==> flow/design.v <==
module NewDatabusArbiter_v2 (
    sys_clk,
    data_in,  
    valid,
    porb,
    por_pulseb,
    timeoutb,
    eep_loadb,
    en_rail_rail,
    eeprom_cache,
    data_out,
    read_eep,
    pgm_eep,
    cache_out,
    p2s_en,
    reg0_ldb,
    reg1_ldb,
    reg2_ldb,
    reg3_ldb,
    eep_cycleb,
    eep_clrb
);
parameter MESSAGE_WIDTH         = 30;
parameter DATA_WIDTH                = 16;
parameter MODE_WIDTH                = 4;
parameter DATA_SEL_WIDTH        = 3;
parameter CHIP_ID_REV           = 16'hF001;
parameter CACHE_WIDTH           = 64;
input wire sys_clk;
input wire [MESSAGE_WIDTH-1:0] data_in;
input wire valid;
input wire porb;
input wire por_pulseb;
input wire timeoutb;
input wire eep_loadb;
input wire en_rail_rail;
input wire [CACHE_WIDTH-1:0] eeprom_cache;
output reg [DATA_WIDTH-1:0] data_out = {DATA_WIDTH {1'b0}};
output reg read_eep = 1'b0;
output reg pgm_eep = 1'b0;
output wire [CACHE_WIDTH-1:0] cache_out;
output reg p2s_en = 1'b0;
output reg reg0_ldb = 1'b0;
output reg reg1_ldb = 1'b0;
output reg reg2_ldb = 1'b0;
output reg reg3_ldb = 1'b0;
output reg eep_cycleb = 1'b1;
output reg eep_clrb = 1'b1;
wire int_rstb;
assign int_rstb = porb & por_pulseb & timeoutb;
reg [MODE_WIDTH-1:0] int_mode = {MODE_WIDTH {1'b0}};
reg [DATA_SEL_WIDTH-1:0] int_data_sel = {DATA_SEL_WIDTH {1'b0}};
reg [DATA_WIDTH-1:0] reg0 = {DATA_WIDTH {1'b0}};
reg [DATA_WIDTH-1:0] reg1 = {DATA_WIDTH {1'b0}};
reg [DATA_WIDTH-1:0] reg2 = {DATA_WIDTH {1'b0}};
reg [DATA_WIDTH-1:0] reg3 = {DATA_WIDTH {1'b0}};
assign cache_out = {reg3, reg2, reg1, reg0};
reg en_rail_rail_ff = 1'b0;
reg [2:0] sel_eep_state = 3'b000;
reg [2:0] sel_reg_state = 3'b000;
reg readback_eep = 1'b0;
reg readback_reg = 1'b0;
reg write_reg = 1'b0;
reg [3:0] addr_code = 4'b0000;
reg readback_id_rev = 1'b0;
reg [7:0] fxn_code = 8'h00;
reg select_eep = 1'b0;
reg select_reg = 1'b0;
reg selecting_eep = 1'b0;
reg selecting_reg = 1'b0;
wire eep_clrb_int;
assign eep_clrb_int = ~pgm_eep & porb;
reg write_reg_ff = 1'b0;
reg valid_ff = 1'b0;
always @(posedge sys_clk, negedge int_rstb) begin
    if (int_rstb == 1'b0) begin
        int_mode <= {MODE_WIDTH {1'b0}};
        int_data_sel <= {DATA_SEL_WIDTH {1'b0}};
        valid_ff <= 1'b0;
    end else if (valid == 1'b1) begin
        int_mode <= data_in[21:18];
        int_data_sel <= data_in[4:2];
        valid_ff <= 1'b1;
    end else if (valid == 1'b0) begin
        valid_ff <= 1'b0;
    end
end
always @(posedge sys_clk) begin
    eep_clrb <= eep_clrb_int;
end
always @(posedge sys_clk, negedge int_rstb) begin
    if (int_rstb == 1'b0) begin
        select_reg <= 1'b0;
        select_eep <= 1'b0;
        read_eep <= 1'b0;
        pgm_eep <= 1'b0;
        en_rail_rail_ff <= 1'b0;
        eep_cycleb <= 1'b1;
        p2s_en <= 1'b0;
        readback_eep <= 1'b0;
        readback_reg <= 1'b0;
        fxn_code <= 8'h00;
        readback_id_rev <= 1'b0;
        write_reg <= 1'b0;
        addr_code <= 4'h0;
    end else if (valid_ff == 1'b1) begin
        if (int_mode == 4'h0) begin
            write_reg <= 1'b1;
            addr_code <= 4'b0001;
        end else if (int_mode == 4'h1) begin
            write_reg <= 1'b1;
            addr_code <= 4'b0010;
        end else if (int_mode == 4'h2) begin
            write_reg <= 1'b1;
            addr_code <= 4'b0100;
        end else if (int_mode == 4'h3) begin
            write_reg <= 1'b1;
            addr_code <= 4'b1000;
        end else if (int_mode == 4'h4) begin
            readback_id_rev <= 1'b1;
            p2s_en <= 1'b1;
        end else if (int_mode == 4'h5 && int_data_sel == 3'b000) begin
            fxn_code <= 8'b00000001;
            readback_reg <= 1'b1;
            p2s_en <= 1'b1;
        end else if (int_mode == 4'h5 && int_data_sel == 3'b001) begin
            fxn_code <= 8'b00000010;
            readback_reg <= 1'b1;
            p2s_en <= 1'b1;
        end else if (int_mode == 4'h5 && int_data_sel == 3'b010) begin
            fxn_code <= 8'b00000100;
            readback_reg <= 1'b1;
            p2s_en <= 1'b1;
        end else if (int_mode == 4'h5 && int_data_sel == 3'b011) begin
            fxn_code <= 8'b00001000;
            readback_reg <= 1'b1;
            p2s_en <= 1'b1;
        end else if (int_mode == 4'h5 && int_data_sel >= 3'b100) begin
            fxn_code <= 8'b00010000;
            read_eep <= 1'b1;
            readback_eep <= 1'b1;
            p2s_en <= 1'b1;
        end else if (int_mode == 4'h5 && int_data_sel == 3'b101) begin
            fxn_code <= 8'b00100000;
            read_eep <= 1'b1;
            readback_eep <= 1'b1;
            p2s_en <= 1'b1;
        end else if (int_mode == 4'h5 && int_data_sel == 3'b110) begin
            fxn_code <= 8'b01000000;
            read_eep <= 1'b1;
            readback_eep <= 1'b1;
            p2s_en <= 1'b1;
        end else if (int_mode == 4'h5 && int_data_sel == 3'b111) begin
            fxn_code <= 8'b10000000;
            read_eep <= 1'b1;
            readback_eep <= 1'b1;
            p2s_en <= 1'b1;
        end else if (int_mode == 4'h6) begin
            eep_cycleb <= 1'b0;
            if (en_rail_rail == 1'b1) begin
                en_rail_rail_ff <= 1'b1;
            end else if (en_rail_rail == 1'b0 && en_rail_rail_ff == 1'b1) begin
                pgm_eep <= 1'b1;
            end
        end else if (int_mode == 4'h7 && int_data_sel == 3'b000) begin
            read_eep <= 1'b1;
            select_eep <= 1'b1;
        end else if (int_mode == 4'h7 && int_data_sel == 3'b001) begin
            select_reg <= 1'b1;
        end     
    end else if (valid_ff == 1'b0) begin
        select_reg <= 1'b0;
        select_eep <= 1'b0;
        read_eep <= 1'b0;
        pgm_eep <= 1'b0;
        en_rail_rail_ff <= 1'b0;
        eep_cycleb <= 1'b1;
        p2s_en <= 1'b0;
        readback_eep <= 1'b0;
        readback_reg <= 1'b0;
        fxn_code <= 8'h00;
        readback_id_rev <= 1'b0;
        write_reg <= 1'b0;
        addr_code <= 4'h0;
    end
end
always @(posedge sys_clk, negedge int_rstb) begin
    if (!int_rstb) begin
        sel_eep_state <= 3'b000;
        sel_reg_state <= 3'b000;
        data_out <= {DATA_WIDTH {1'b0}};
        reg0_ldb <= 1'b0;
        reg1_ldb <= 1'b0;
        reg2_ldb <= 1'b0;
        reg3_ldb <= 1'b0;
    end else if (write_reg == 1'b1 && write_reg_ff == 1'b0) begin
        write_reg_ff <= 1'b1;
        case (addr_code)
            4'b0001:    reg0 <= data_in[17:2];
            4'b0010:    reg1 <= data_in[17:2];
            4'b0100: reg2 <= data_in[17:2];
            4'b1000: reg3 <= data_in[17:2];
        endcase     
    end else if (readback_id_rev) begin
        data_out <= CHIP_ID_REV;
    end else if (readback_reg) begin
        case (fxn_code)
            8'b00000001: data_out <= reg0;
            8'b00000010: data_out <= reg1;
            8'b00000100: data_out <= reg2;
            8'b00001000: data_out <= reg3;
            default: data_out <= {DATA_WIDTH {1'b0}};
        endcase
    end else if (readback_eep) begin 
        case (fxn_code)
            8'b00010000: data_out <= eeprom_cache[15:0];
            8'b00100000: data_out <= eeprom_cache[31:16];
            8'b01000000: data_out <= eeprom_cache[47:32];
            8'b10000000: data_out <= eeprom_cache[63:48];
            default: data_out <= {DATA_WIDTH {1'b0}};
        endcase
    end else if (!eep_cycleb) begin
        data_out <= {DATA_WIDTH {1'b0}};
    end else if (select_eep == 1'b1 || selecting_eep == 1'b1) begin
        case (sel_eep_state)
            3'b000: begin
                selecting_eep <= 1'b1;
                data_out <= eeprom_cache[15:0];
                reg0_ldb <= 1'b1;
                reg1_ldb <= 1'b0;
                reg2_ldb <= 1'b0;
                reg3_ldb <= 1'b0;
                sel_eep_state <= 3'b001;
            end
            3'b001: begin
                selecting_eep <= 1'b1;
                data_out <= eeprom_cache[31:16];
                reg0_ldb <= 1'b0;
                reg1_ldb <= 1'b1;
                reg2_ldb <= 1'b0;
                reg3_ldb <= 1'b0;
                sel_eep_state <= 3'b010;
            end
            3'b010: begin
                selecting_eep <= 1'b1;
                data_out <= eeprom_cache[47:32];
                reg0_ldb <= 1'b0;
                reg1_ldb <= 1'b0;
                reg2_ldb <= 1'b1;
                reg3_ldb <= 1'b0;
                sel_eep_state <= 3'b011;
            end
            3'b011: begin
                selecting_eep <= 1'b1;
                data_out <= eeprom_cache[63:48];
                reg0_ldb <= 1'b0;
                reg1_ldb <= 1'b0;
                reg2_ldb <= 1'b0;
                reg3_ldb <= 1'b1;
                sel_eep_state <= 3'b100;
            end
            default: begin
                selecting_eep <= 1'b0;
                data_out <= {DATA_WIDTH {1'b0}};
                reg0_ldb <= 1'b0;
                reg1_ldb <= 1'b0;
                reg2_ldb <= 1'b0;
                reg3_ldb <= 1'b0;
                sel_eep_state <= 3'b100;
            end
        endcase
    end else if (select_reg == 1'b1 || selecting_reg == 1'b1) begin
        case(sel_reg_state)
            3'b000: begin
                selecting_reg <= 1'b1;
                data_out <= reg0;
                reg0_ldb <= 1'b1;
                reg1_ldb <= 1'b0;
                reg2_ldb <= 1'b0;
                reg3_ldb <= 1'b0;
                sel_reg_state <= 3'b001;
            end
            3'b001: begin
                selecting_reg <= 1'b1;
                data_out <= reg1;
                reg0_ldb <= 1'b0;
                reg1_ldb <= 1'b1;
                reg2_ldb <= 1'b0;
                reg3_ldb <= 1'b0;
                sel_reg_state <= 3'b010;
            end
            3'b010: begin
                selecting_reg <= 1'b1;
                data_out <= reg2;
                reg0_ldb <= 1'b0;
                reg1_ldb <= 1'b0;
                reg2_ldb <= 1'b1;
                reg3_ldb <= 1'b0;
                sel_reg_state <= 3'b011;
            end
            3'b011: begin
                selecting_reg <= 1'b1;
                data_out <= reg3;
                reg0_ldb <= 1'b0;
                reg1_ldb <= 1'b0;
                reg2_ldb <= 1'b0;
                reg3_ldb <= 1'b1;
                sel_reg_state <= 3'b100;
            end
            default: begin
                selecting_reg <= 1'b0;
                data_out <= {DATA_WIDTH {1'b0}};
                reg0_ldb <= 1'b0;
                reg1_ldb <= 1'b0;
                reg2_ldb <= 1'b0;
                reg3_ldb <= 1'b0;
                sel_reg_state <= 3'b100;
            end
        endcase
    end else begin
        sel_eep_state <= 3'b000;
        sel_reg_state <= 3'b000;
        data_out <= {DATA_WIDTH {1'b0}};
        reg0_ldb <= 1'b0;
        reg1_ldb <= 1'b0;
        reg2_ldb <= 1'b0;
        reg3_ldb <= 1'b0;
        if (addr_code == 4'h0) begin
            write_reg_ff <= 1'b0;
        end
    end
end
endmodule
Step by step through the tools: NewDatabusArbiter_v2
The steps from the RTL of NewDatabusArbiter_v2 to its reports follow in flow order.
Lines are those of the file above, counted from 1.
Library cell names are shortened.
{"block": "design", "top_module": "NewDatabusArbiter_v2", "clock": "sys_clk", "lib": "sky130hd", "pvt_corner": "tt_025C_1v80"}

Word-level counts
Yosys after proc, flatten, opt, wreduce and memory -nomap, before mapping. Memory bits, and registers merged into a memory's read port (data or address), are not among the register bits. Print and check cells are not counted. Equal cells are merged and count once.
{"block": "op_classes", "reduce_and_logical": 44, "compare": 1, "mux": 200, "eq_ne": 66, "logic": 11}
{"block": "op_table", "cell": "case mux 16 bit (select 4 bit)", "n": 4}
{"block": "op_table", "cell": "two-way mux 1 bit", "n": 166}
{"block": "op_table", "cell": "two-way mux 8 bit", "n": 14}
{"block": "op_table", "cell": "two-way mux 16 bit", "n": 6}
{"block": "op_table", "cell": "!= test 2 bit (second input constant)", "n": 20}
{"block": "op_table", "cell": "AND reduction 16 bit", "n": 2}
{"block": "op_table", "cell": "AND reduction 15 bit", "n": 2}
{"block": "op_table", "cell": "AND reduction 6 bit", "n": 4}
{"block": "op_table", "cell": "equality test 4 x 3 -> 1 bit (second input constant)", "n": 5}
{"block": "op_table", "cell": "two-way mux 4 bit", "n": 5}
{"block": "op_table", "cell": "equality test 3 x 2 -> 1 bit (second input constant)", "n": 6}
{"block": "op_table", "cell": "case mux 3 bit (select 3 bit)", "n": 2}
{"block": "op_table", "cell": "!= test 2 x 1 -> 1 bit (second input constant)", "n": 8}
{"block": "op_table", "cell": "AND reduction 8 bit", "n": 2}
{"block": "op_table", "cell": "!= test 5 x 1 -> 1 bit (second input constant)", "n": 3}
{"block": "op_table", "cell": "AND reduction 5 bit", "n": 3}
{"block": "op_table", "cell": "AND reduction 14 bit", "n": 1}
{"block": "op_table", "cell": "logical AND 1 bit", "n": 12}
{"block": "op_table", "cell": "AND reduction 3 bit", "n": 4}
{"block": "op_table", "cell": "equality test 4 x 2 -> 1 bit (second input constant)", "n": 3}
{"block": "op_table", "cell": "AND reduction 11 bit", "n": 1}
{"block": "op_table", "cell": "!= test 10 x 1 -> 1 bit (second input constant)", "n": 1}
{"block": "op_table", "cell": "AND reduction 10 bit", "n": 1}
{"block": "op_table", "cell": "equality test 3 x 1 -> 1 bit (second input constant)", "n": 3}
{"block": "op_table", "cell": "equality test 3 bit (second input constant)", "n": 3}
{"block": "op_table", "cell": "logical NOT 3 bit", "n": 3}
{"block": "op_table", "cell": "!= test 9 x 1 -> 1 bit (second input constant)", "n": 1}
{"block": "op_table", "cell": "two-way mux 3 bit", "n": 3}
Not listed: further kinds 20, cells in them 34.
{"block": "word_totals", "word_cells": 353, "inputBits": 101, "regBits": 125, "out_inout_bits": 89}

Longest topological paths
Yosys ltp: most cells in a row. Word level: on the elaborated netlist, between registers, memories and ports. Mapped: between sequential cells and ports; inverters and the memories' decode and read muxes count.
{"block": "logic_depth", "ltp_word": 19, "ABC_AREA": 0, "ltp_mapped": 7, "depth_no_buf": 5}

Netlist
The flow's flattened synthesis, as Yosys stat reports it; memories are mapped. The netlist is that of the ABC_AREA named above (0 if unset); the other value can give another one.
{"block": "synth_totals", "synth_area_um2": 6682.7, "buffers": 44, "stdcells": 570, "ff_cells": 125, "seqArea_um2": 3459.6}
{"block": "types", "cell": "edfxtp_1", "n": 67, "area_total_um2": 2011.93}
{"block": "types", "cell": "dfrtp_1", "n": 56, "area_total_um2": 1.4E+03}
{"block": "types", "cell": "mux4_2", "n": 32, "area_total_um2": 720.691}
{"block": "types", "cell": "a22oi_1", "n": 60, "area_total_um2": 450.432}
{"block": "types", "cell": "nand2_1", "n": 63, "area_total_um2": 236.477}
{"block": "types", "cell": "o22ai_1", "n": 23, "area_total_um2": 143.888}
{"block": "types", "cell": "o21a_1", "n": 19, "area_total_um2": 142.637}
{"block": "types", "cell": "a21oi_1", "n": 26, "area_total_um2": 130.125}
{"block": "types", "cell": "nor2b_1", "n": 16, "area_total_um2": 100.096}
{"block": "types", "cell": "a32oi_1", "n": 11, "area_total_um2": 96.342}
{"block": "types", "cell": "buf_2", "n": 18, "area_total_um2": 90.086}
{"block": "types", "cell": "o21ai_0", "n": 16, "area_total_um2": 80.077}
{"block": "types", "cell": "clkbuf_1", "n": 21, "area_total_um2": 78.826}
{"block": "types", "cell": "nor2_1", "n": 19, "area_total_um2": 71.318}
{"block": "types", "cell": "a31o_1", "n": 8, "area_total_um2": 70.067}
{"block": "types", "cell": "mux2_2", "n": 6, "area_total_um2": 67.565}
{"block": "types", "cell": "nand2b_1", "n": 8, "area_total_um2": 50.048}
{"block": "types", "cell": "nand4_1", "n": 8, "area_total_um2": 50.048}
Not listed: further types 37, cells in them 93.

Worst setup path after synthesis
OpenSTA on the mapped netlist: ideal clock, no wires. The path of least setup slack (recovery checks aside). Input and output delay are each 20% of the period. Register names are those of the netlist, which keeps one name where synthesis merged equal registers.
{"block": "synth_timing", "path_kind": "input-to-reg", "startpoint": "input port timeoutb", "endpoint": "register reg1[0]", "driving_pins": 3, "t_arrival_ns": 2.462, "delay_ns": 2.337, "setup_slack_ns": -0.185, "t_first_pin_ns": 0.538, "input_delay_ns": 0.538, "path_buffers": 0, "tclk_ns": 2.69, "required_time_ns": 2.277, "setup_ns": 0.413, "period_less_setup_slack_ns": 2.875}
"delay_ns" is the arrival time less input delay plus setup time.
"driving_pins" counts driving pins, that of a launching flip-flop among them; a cell with two outputs on the path counts twice.
"period_less_setup_slack_ns" is the clock period less the worst setup slack; recovery checks do not enter. This is arithmetic on one report: input and output delays are still those of the set period (20% each).
Between the ends stands the longest chain of elaborated cells between them, by number of cells; it is not shown to be the way that was timed. Of several equally long chains one is given.
Each line given opens the expression or statement behind the cell; cells for indexed reads and writes are added by Yosys, which also makes memories of some case tables.
{"block": "synth_via", "path_cell_list": "nand3_1 > or4_1 > nor3b_1", "elab_chain_len": 2, "cone_cells": 2, "cone_lines": 1, "cone_classes": "logic (1); reduce/logical (1)"}
{"block": "synth_rtl", "item": "from (decl)", "line": 34, "rtl": "input wire timeoutb;"}
{"block": "synth_rtl", "item": "AND 1 bit", "line": 50, "rtl": "assign int_rstb = porb & por_pulseb & timeoutb;"}
{"block": "synth_rtl", "item": "AND reduction 3 bit"}
{"block": "synth_rtl", "item": "to (assign)", "line": 200, "rtl": "4'b0010:    reg1 <= data_in[17:2];"}
{"block": "synth_rtl", "item": "to (decl)", "line": 54, "rtl": "reg [DATA_WIDTH-1:0] reg1 = {DATA_WIDTH {1'b0}};"}

Worst path after layout
Path of least setup slack in the final report of run 1 (OpenROAD, finished layout, wires in). Where an end is a register, its clock arrival counts in the times.
{"block": "layout_timing", "path_kind": "reg-to-reg", "startpoint": "register sel_eep_state[0]", "endpoint": "register data_out[12]", "required_time_ns": 3.00, "t_arrival_ns": 2.38, "t_first_pin_ns": 0.42, "path_buffers": 0, "tclk_ns": 2.7, "driving_pins": 6, "setup_ns": 0.12, "setup_slack_ns": 0.62}
Between the ends stands the longest chain of elaborated cells between them, by number of cells; it is not shown to be the way that was timed. Of several equally long chains one is given.
A register here has more assigning lines than the two given.
{"block": "layout_via", "path_cell_list": "dfrtp_1 > mux4_2 > and3_1 > a311o_1 > a21oi_1 > a21oi_1", "elab_chain_len": 7, "cone_cells": 10, "cone_lines": 6, "cone_classes": "eq/ne (3); mux (6); reduce/logical (1)"}
{"block": "layout_rtl", "item": "from (decl)", "line": 59, "rtl": "reg [2:0] sel_eep_state = 3'b000;"}
{"block": "layout_rtl", "item": "from (assign)", "line": 189, "rtl": "sel_eep_state <= 3'b000;"}
{"block": "layout_rtl", "item": "from (assign)", "line": 233, "rtl": "sel_eep_state <= 3'b001;"}
{"block": "layout_rtl", "item": "equality test 3 x 2 -> 1 bit", "line": 225, "rtl": "case (sel_eep_state)"}
{"block": "layout_rtl", "item": "case mux 16 bit (select 4 bit)", "line": 225}
{"block": "layout_rtl", "item": "two-way mux 16 bit", "line": 224, "rtl": "end else if (select_eep == 1'b1 || selecting_eep == 1'b1) begin"}
{"block": "layout_rtl", "item": "two-way mux 16 bit", "line": 222, "rtl": "end else if (!eep_cycleb) begin"}
{"block": "layout_rtl", "item": "two-way mux 16 bit", "line": 214, "rtl": "end else if (readback_eep) begin"}
{"block": "layout_rtl", "item": "two-way mux 16 bit", "line": 206, "rtl": "end else if (readback_reg) begin"}
{"block": "layout_rtl", "item": "two-way mux 16 bit", "line": 204, "rtl": "end else if (readback_id_rev) begin"}
{"block": "layout_rtl", "item": "to (assign)", "line": 208, "rtl": "8'b00000001: data_out <= reg0;"}
{"block": "layout_rtl", "item": "to (assign)", "line": 209, "rtl": "8'b00000010: data_out <= reg1;"}
{"block": "layout_rtl", "item": "to (decl)", "line": 38, "rtl": "output reg [DATA_WIDTH-1:0] data_out = {DATA_WIDTH {1'b0}};"}

# Flow runs of NewDatabusArbiter_v2

Measured results for NewDatabusArbiter_v2: 2 stored runs of the Yosys and OpenROAD flow on sky130hd. The settings differ; the order carries no meaning. The constraints put input and output delay at 20% of the set period each and load the outputs with 0.01 pF.
"achieved_period_ns" is the run's clock period less its worst setup slack. It is reckoned from that one timing run; input and output delays stay at 20% of the period that was set.
"worst_path_time_ns": the worst setup path's part of the clock period (all of it between registers, 20% less for each end at a port) less its slack. A launch clock that arrives late makes it longer, a capture clock that arrives late makes it shorter.
"design_power_mw" rests on the timing tool's default activity at the inputs, not on a simulated workload.

{"run": "run 1", "settings": { "period_ns": 2.7, "CORE_UTILIZATION": 16, "SETUP_SLACK_MARGIN": 0.6, "PLACE_DENSITY_LB_ADDON": 0.08, "CORE_ASPECT_RATIO": 0.87, "GPL_ROUTABILITY_DRIVEN": 1, "CTS_CLUSTER_DIAMETER": 76, "MIN_ROUTING_LAYER": "met2", "MAX_ROUTING_LAYER": "met5", "CAP_MARGIN": 20, "CORE_MARGIN": 2, "SLEW_MARGIN": 20 }, "results": { "yosys.chip_area_um2": 6682.7, "die_um2": 43420.7, "final_cell_area_um2": 9953.3, "post_route_util_pct": 24.3, "worst_setup_slack_ns": 0.624, "tns_setup_ns": 0.000, "hold_ws_ns": 0.485, "design_power_mw": 6.659, "achieved_period_ns": 2.076, "worst_path_time_ns": 2.08, "worst_path_kind": "reg-to-reg" }}
{"run": "run 2", "settings": { "period_ns": 4.74, "CORE_UTILIZATION": 32, "PLACE_DENSITY": 0.59, "CORE_ASPECT_RATIO": 1.31, "CELL_PAD_IN_SITES_DETAIL_PLACEMENT": 2, "TNS_END_PERCENT": 55, "CTS_CLUSTER_DIAMETER": 133, "MIN_ROUTING_LAYER": "met1", "MAX_ROUTING_LAYER": "met4", "CAP_MARGIN": 20, "CORE_MARGIN": 2, "SLEW_MARGIN": 20 }, "results": { "yosys.chip_area_um2": 6682.7, "die_um2": 22066.0, "final_cell_area_um2": 9326.4, "post_route_util_pct": 45.5, "worst_setup_slack_ns": 2.017, "tns_setup_ns": 0.000, "hold_ws_ns": 0.503, "design_power_mw": 3.688, "achieved_period_ns": 2.723, "worst_path_time_ns": 1.77, "worst_path_kind": "input-to-reg" }}
